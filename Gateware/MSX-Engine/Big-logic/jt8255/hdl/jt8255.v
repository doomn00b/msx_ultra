==> flow/design.v <==
module jt8255(
    input               rst,
    input               clk,
    input       [1:0]   addr,
    input       [7:0]   din,
    output reg  [7:0]   dout,
    input               rdn,
    input               wrn,
    input               csn,
    input       [7:0]   porta_din,
    input       [7:0]   portb_din,
    input       [7:0]   portc_din,
    output reg  [7:0]   porta_dout,
    output reg  [7:0]   portb_dout,
    output      [7:0]   portc_dout
);
localparam ISINA=4, ISINB=1, ISINCL=0, ISINCH=3;  
localparam INTRA=3, OBFA=7, ACKA=6, STBA=4, IBFA=5,  
           INTRB=0, OBFB=1, ACKB=2, STBB=2, IBFB=1;
localparam INTEA_OBF=6, INTEA_IBF=4, INTEB=2;
reg  [6:0] ctrl;
reg  [7:0] latch_a, latch_b, latch_c, ldin;
wire       mode_b,
           isin_a, isin_b, isin_cl, isin_ch;  
wire [1:0] mode_a;
wire       write, read;
reg        last_write, last_read;
reg        inte_a_obf, inte_a_ibf, inte_b;
wire       acka, ackb, stba, stbb;
reg        last_acka, last_ackb, last_stba;
wire       last_stbb;
assign read   = !rdn && !csn;
assign write  = !wrn && !csn;
assign mode_b = ctrl[2];
assign mode_a = ctrl[6:5];
assign isin_a  = ctrl[ISINA];
assign isin_b  = ctrl[ISINB];
assign isin_cl = ctrl[ISINCL];
assign isin_ch = ctrl[ISINCH];
assign acka    = portc_din[ACKA];
assign stba    = portc_din[STBA];
assign ackb    = portc_din[ACKB];
assign stbb    = portc_din[STBB];  
assign last_stbb = last_ackb;
always @(posedge clk, posedge rst) begin
    if( rst ) begin
        ctrl       <= 7'h1b;
        latch_a    <= 8'hff;
        latch_b    <= 8'hff;
        latch_c    <= 8'hff;
        inte_a_ibf <= 0;
        inte_a_obf <= 0;
        inte_b     <= 0;
        last_write <= 0;
        last_acka  <= 0;
        last_ackb  <= 0;
        last_stba  <= 0;
    end else begin
        last_write <= write;
        last_acka  <= acka;
        last_ackb  <= ackb;
        last_stba  <= stba;
        ldin       <= din;
        if( !write && last_write ) begin
            case( addr )
                2'd0: begin  
                    if( !isin_a || mode_a[1] ) begin
                        latch_a <= ldin;  
                        if( mode_a!=0 ) begin
                            latch_c[OBFA] <= 0;
                            if(inte_a_obf) latch_c[INTRA] <= 0;   
                        end
                    end
                end
                2'd1: begin  
                    if( !isin_b ) begin
                        latch_b <= ldin;  
                        if( mode_b ) begin
                            latch_c[OBFB] <= 0;
                            if(inte_b) latch_c[INTRB] <= 0;   
                        end
                    end                end
                2'd2: begin
                    if( mode_b )
                        inte_b <= ldin[INTEB];
                    else
                        latch_c[2:0] <= ldin[2:0];
                    if( (mode_a==0 || (mode_a[0]&&isin_a)) )
                        latch_c[7:6] <= ldin[7:6];
                    if( mode_a==0 || (mode_a[0]&&!isin_a) )
                        latch_c[5:4] <= ldin[5:4];
                    if( mode_a==0 )
                        latch_c[3] <= ldin[3];
                    if( mode_a[1] || (mode_a[0] && isin_a) )
                        inte_a_ibf <= ldin[INTEA_IBF];
                    if( mode_a[1] || (mode_a[0] && !isin_a) )
                        inte_a_obf <= ldin[INTEA_OBF];
                end
                2'd3: begin
                    if( ldin[7] ) begin
                        ctrl <= ldin[6:0];
                        if( !ldin[ISINCL] ) latch_c[3:0] <= 0;
                        if( !ldin[ISINCH] ) latch_c[7:4] <= 0;
                        if( !ldin[ISINB]  ) latch_b <= 0;
                        if( !ldin[ISINA]  ) latch_a <= 0;
                        inte_a_ibf <= 0;
                        inte_a_obf <= 0;
                        inte_b     <= 0;
                        if( ldin[2] ) begin
                            latch_c[IBFB] <= ~ldin[ISINB];  
                            latch_c[INTRB]<= ~ldin[ISINB];
                        end
                        if( ldin[6:5]!=0 ) begin
                            latch_c[IBFA] <= 0;
                            latch_c[OBFA] <= 1;
                            latch_c[INTRA]<= 0;
                        end
                    end else begin
                        latch_c[ ldin[3:1] ] <= ldin[0];
                        if( ldin[3:1]==INTEA_OBF ) inte_a_obf <= ldin[0];
                        if( ldin[3:1]==INTEA_IBF ) inte_a_ibf <= ldin[0];
                        if( ldin[3:1]==INTEB ) inte_b <= ldin[0];
                    end
                end
            endcase
        end
        if( mode_b && isin_b && stbb && !last_stbb ) begin
            latch_c[IBFB] <= 1;
            if( inte_b ) latch_c[INTRB] <= 1;
        end
        if( (mode_a[1] || (mode_a[0] && isin_a)) && stba && !last_stba ) begin
            latch_c[IBFA] <= 1;
            if( inte_a_ibf ) latch_c[INTRA] <= 1;
        end
        if( mode_a!=2'd00 ) begin
            if(!inte_a_ibf && !inte_a_obf) latch_c[INTRA] <= 0;
            if( (!isin_a || mode_a[1]) && acka && !last_acka ) begin
                latch_c[INTRA] <= 1;
                latch_c[OBFA]  <= 1;
            end
            if( (isin_a || mode_a[1]) && read && !last_read && addr==2'd0 ) begin
                latch_c[INTRA] <= 0;
                latch_c[IBFA]  <= 0;
            end
        end
        if( mode_b ) begin
            if(!inte_b) latch_c[INTRB] <= 0;
            if( !isin_b && ackb && !last_ackb ) begin
                latch_c[INTRB] <= 1;
                latch_c[OBFB]  <= 1;
            end
            if( isin_b && read && !last_read && addr==2'd1 ) begin
                latch_c[INTRB] <= 0;
                latch_c[IBFB]  <= 0;
            end
        end
    end
end
always @(posedge clk, posedge rst) begin
    if( rst ) begin
        dout      <= 8'hff;
        last_read <= 0;
    end else begin
        last_read <= read;
        if( read ) begin
            case( addr )
                2'd0: dout <= isin_a ? porta_din : latch_a;
                2'd1: dout <= isin_b ? portb_din : latch_b;
                2'd2: begin  
                    dout[7:4] <= isin_ch ? portc_din[7:4] : latch_c[7:4];
                    dout[3:0] <= isin_cl ? portc_din[3:0] : latch_c[3:0];
                    if( mode_b )
                        dout[2:0] <= { ackb, latch_c[1:0] };
                    if( mode_a!=0 )
                        dout[3] <= latch_c[INTRA];
                    if( (mode_a[0] && !isin_a) || mode_a[1] )
                        dout[5:4] <= { acka, latch_c[4] };
                    if( (mode_a[0] && isin_a) || mode_a[1] )
                        dout[7:6] <= { latch_c[OBFA], acka };
                end
                2'd3: dout <= { 1'b1, ctrl };
            endcase
        end
    end
end
assign portc_dout = latch_c;
always @(posedge clk) begin
    porta_dout <= isin_a ? porta_din : latch_a;
    portb_dout <= isin_b ? portb_din : latch_b;
end
endmodule
# --- From RTL to reports: jt8255 ---
# What the tools print for jt8255, step after step.
# Lines are those of the file above, counted from 1.
# Operators: Yosys type, input widths -> output width; for muxes data width and select width s.
inputs:
  design: "jt8255"
  clock: "clk"
  lib: "sky130hd"
  corner: "tt_025C_1v80"

# --- Word-level counts ---
# Yosys after proc, flatten, opt, wreduce and memory -nomap, before mapping. Memory bits, and registers merged into a memory's read port (data or address), are not among the register bits. Print and check cells are not counted. Equal cells are merged and count once.
word_totals:
  ff_bits: 71
  inputBits: 39
op_classes:
  add_sub_neg: 1
  equal: 17
  shift: 2
  mux: 86
  bitwise: 4
  n_reduce_logical: 53
op_table:
  columns: ["cell", "count"]
  rows:
  - ["$mux 8", 9]
  - ["$mux 1", 49]
  - ["$pmux 8 s2", 2]
  - ["$pmux 2 s4", 3]
  - ["$logic_and 1x1->1", 21]
  - ["$ne 2x2->1 const B", 8]
  - ["$mux 4", 4]
  - ["$mux 2", 7]
  - ["$logic_not 1->1", 12]
  - ["$reduce_and 4->1", 3]
  - ["$pmux 3 s4", 1]
  - ["$pmux 1 s4", 3]
  - ["$reduce_bool 2->1", 5]
  - ["$reduce_and 5->1", 2]
  - ["$ne 3x3->1 const B", 3]
  - ["$shift 1x4->8", 1]
  - ["$shift 1x4->8 const A", 1]
  - ["$and 8x8->8", 1]
  - ["$or 8x8->8", 1]
  - ["$not 8->8", 1]
  - ["$logic_or 1x1->1", 6]
  - ["$eq 3x3->1 const B", 2]
  - ["$pmux 2 s3", 1]
  - ["$pmux 1 s3", 2]
  - ["$mux 3", 2]
  - ["$pmux 1 s2", 3]
  - ["$eq 2x2->1 const B", 2]
  - ["$logic_not 2->1", 2]
# Not listed: further kinds 6, cells in them 6.

# --- Logic depth ---
# Yosys ltp: most cells in a row. Word level: on the elaborated netlist, between registers, memories and ports. Mapped: between sequential cells and ports; inverters and the memories' decode and read muxes count.
depth:
  ltp_word: 14
  abc_area: 0
  mapped_depth: 10
  ltp_nobuf: 8

# --- After synthesis ---
# Source: synth_stat.txt of the flow (Yosys; design flattened, memories mapped). It holds for the ABC_AREA given above (unset counts as 0); a run with the other value may have another netlist.
# The area totals of this step are shown rounded.
synth_totals:
  cell_count: 377
  yosys_area_um2: 3650
  seqArea_um2: 1780
  ffs: 71
types:
  columns: ["cell", "count"]
  rows:
  - ["sky130_fd_sc_hd__dfstp_2", 36]
  - ["sky130_fd_sc_hd__dfxtp_1", 16]
  - ["sky130_fd_sc_hd__dfrtp_1", 11]
  - ["sky130_fd_sc_hd__mux2_2", 22]
  - ["sky130_fd_sc_hd__edfxtp_1", 8]
  - ["sky130_fd_sc_hd__o21ai_0", 44]
  - ["sky130_fd_sc_hd__nand2_1", 32]
  - ["sky130_fd_sc_hd__nor2_1", 29]
  - ["sky130_fd_sc_hd__a21oi_1", 17]
  - ["sky130_fd_sc_hd__ha_1", 5]
  - ["sky130_fd_sc_hd__nor2b_1", 10]
  - ["sky130_fd_sc_hd__clkbuf_1", 16]
  - ["sky130_fd_sc_hd__nand3_1", 12]
  - ["sky130_fd_sc_hd__inv_1", 15]
  - ["sky130_fd_sc_hd__a22o_1", 6]
  - ["sky130_fd_sc_hd__a32o_1", 5]
  - ["sky130_fd_sc_hd__a21o_1", 6]
  - ["sky130_fd_sc_hd__nor3_1", 9]
# Other cell types: 37; their cells: 78.

# --- Worst setup path after synthesis ---
# Path of least setup slack by OpenSTA after synthesis, without wires, with an ideal clock, recovery checks aside; 20% of the period is set as input and as output delay. Where synthesis merged equal registers, the netlist keeps one of their names.
synth_path:
  kind: "input to register"
  startpoint: "input rst"
  endpoint: "register ldin[0]"
  period_ns: 4.76
  in_delay_ns: 0.952
  launch_ns: 0.952
  arrival_time_ns: 2.038
  required_time_ns: 4.350
  path_slack_ns: 2.312
  delay_ns: 1.496
  path_stages: 1
  synth_period_reached_ns: 2.448
# "delay_ns" = arrival - input delay + setup time.
# "path_stages" counts driving pins, that of a launching flip-flop among them; a cell with two outputs on the path counts twice.
# "synth_period_reached_ns" = period - worst setup slack (recovery checks aside). The figure is calculated, with input and output delays left at 20% of the set period.
synth_between:
  cell_sequence: "sky130_fd_sc_hd__inv_1"
  elab_chain_cells: 0
synth_lines:
  columns: ["element", "line_no", "rtl"]
  rows:
  - ["start: declaration", 2, "input               rst,"]
  - ["end: assignment", 63, "ldin       <= din;"]
  - ["end: declaration", 22, "reg  [7:0] latch_a, latch_b, latch_c, ldin;"]

# --- Worst path after layout ---
# Path of least setup slack in the final report of stored run 1 (OpenROAD, finished layout, wires in). Where an end is a register, its clock arrival counts in the times.
layout_path:
  kind: "register to register"
  startpoint: "register ctrl[4]"
  endpoint: "register dout[6]"
  period_ns: 1.99
  launch_ns: 0.34
  arrival_time_ns: 2.10
  required_time_ns: 2.26
  path_slack_ns: 0.15
  path_stages: 6
# The rows between start and end are the longest chain of elaborated cells between them; the timing report does not say that the signal goes this way. Where chains are equally long, one stands for them.
# Each line given opens the expression or statement behind the cell; cells for indexed reads and writes are added by Yosys, which also makes memories of some case tables.
# At most two assigning lines are given for a register; there are more.
layout_between:
  cell_sequence: "sky130_fd_sc_hd__dfstp_2 -> sky130_fd_sc_hd__a21o_1 -> sky130_fd_sc_hd__nor2_2 -> sky130_fd_sc_hd__mux2_4 -> sky130_fd_sc_hd__mux4_2 -> sky130_fd_sc_hd__mux2_4"
  elab_chain_cells: 4
layout_lines:
  columns: ["element", "line_no", "rtl"]
  rows:
  - ["start: declaration", 21, "reg  [6:0] ctrl;"]
  - ["start: assignment", 47, "ctrl       <= 7'h1b;"]
  - ["start: assignment", 101, "ctrl <= ldin[6:0];"]
  - ["$logic_and 1x1->1", 178, "if( (mode_a[0] && isin_a) || mode_a[1] )"]
  - ["$logic_or 1x1->1", 178, null]
  - ["$mux 2", 178, null]
  - ["$pmux 2 s4", 166, "case( addr )"]
  - ["end: assignment", 167, "2'd0: dout <= isin_a ? porta_din : latch_a;"]
  - ["end: assignment", 168, "2'd1: dout <= isin_b ? portb_din : latch_b;"]
  - ["end: declaration", 6, "output reg  [7:0]   dout,"]

# Design jt8255 on sky130hd. What follows are 2 stored runs of the flow, each under its own settings; their order means nothing. The constraints put input and output delay at 20% of the set period each and load the outputs with 0.01 pF.
# By "achievedPeriod_ns" is meant the clock period of the run minus its worst setup slack. This is arithmetic on one report: input and output delays are still those of the set period (20% each).
# "power_total_mw" rests on the timing tool's default activity at the inputs, not on a simulated workload.
# Results are given in rounded form.
runs:
  - name: "stored run 1"
    settings:
      period_ns: 1.99
      CORE_UTILIZATION: 31
      SETUP_SLACK_MARGIN: 0.59
      PLACE_DENSITY_LB_ADDON: 0.29
      CELL_PAD_IN_SITES_GLOBAL_PLACEMENT: 0
      CTS_CLUSTER_SIZE: 97
      CAP_MARGIN: 20
      CORE_MARGIN: 2
      SLEW_MARGIN: 20
    results:
      power_total_mw: 6.18
      timing.setup.ws_ns: 0.155
      finalCellArea_um2: 5890
      design.die.area_um2: 12700
      yosys.chip_area_um2: 3650
      achievedPeriod_ns: 1.835
  - name: "stored run 2"
    settings:
      period_ns: 1.41
      CORE_UTILIZATION: 50
      PLACE_DENSITY_LB_ADDON: 0.23
      CORE_ASPECT_RATIO: 1.81
      CORE_MARGIN: 7
      TNS_END_PERCENT: 80
      GPL_ROUTABILITY_DRIVEN: 1
      CTS_CLUSTER_SIZE: 46
      CTS_CLUSTER_DIAMETER: 58
      SLEW_MARGIN: 35
      CAP_MARGIN: 20
    results:
      power_total_mw: 8.89
      timing.setup.ws_ns: -0.471
      finalCellArea_um2: 5910
      design.die.area_um2: 10000
      yosys.chip_area_um2: 3650
      achievedPeriod_ns: 1.881
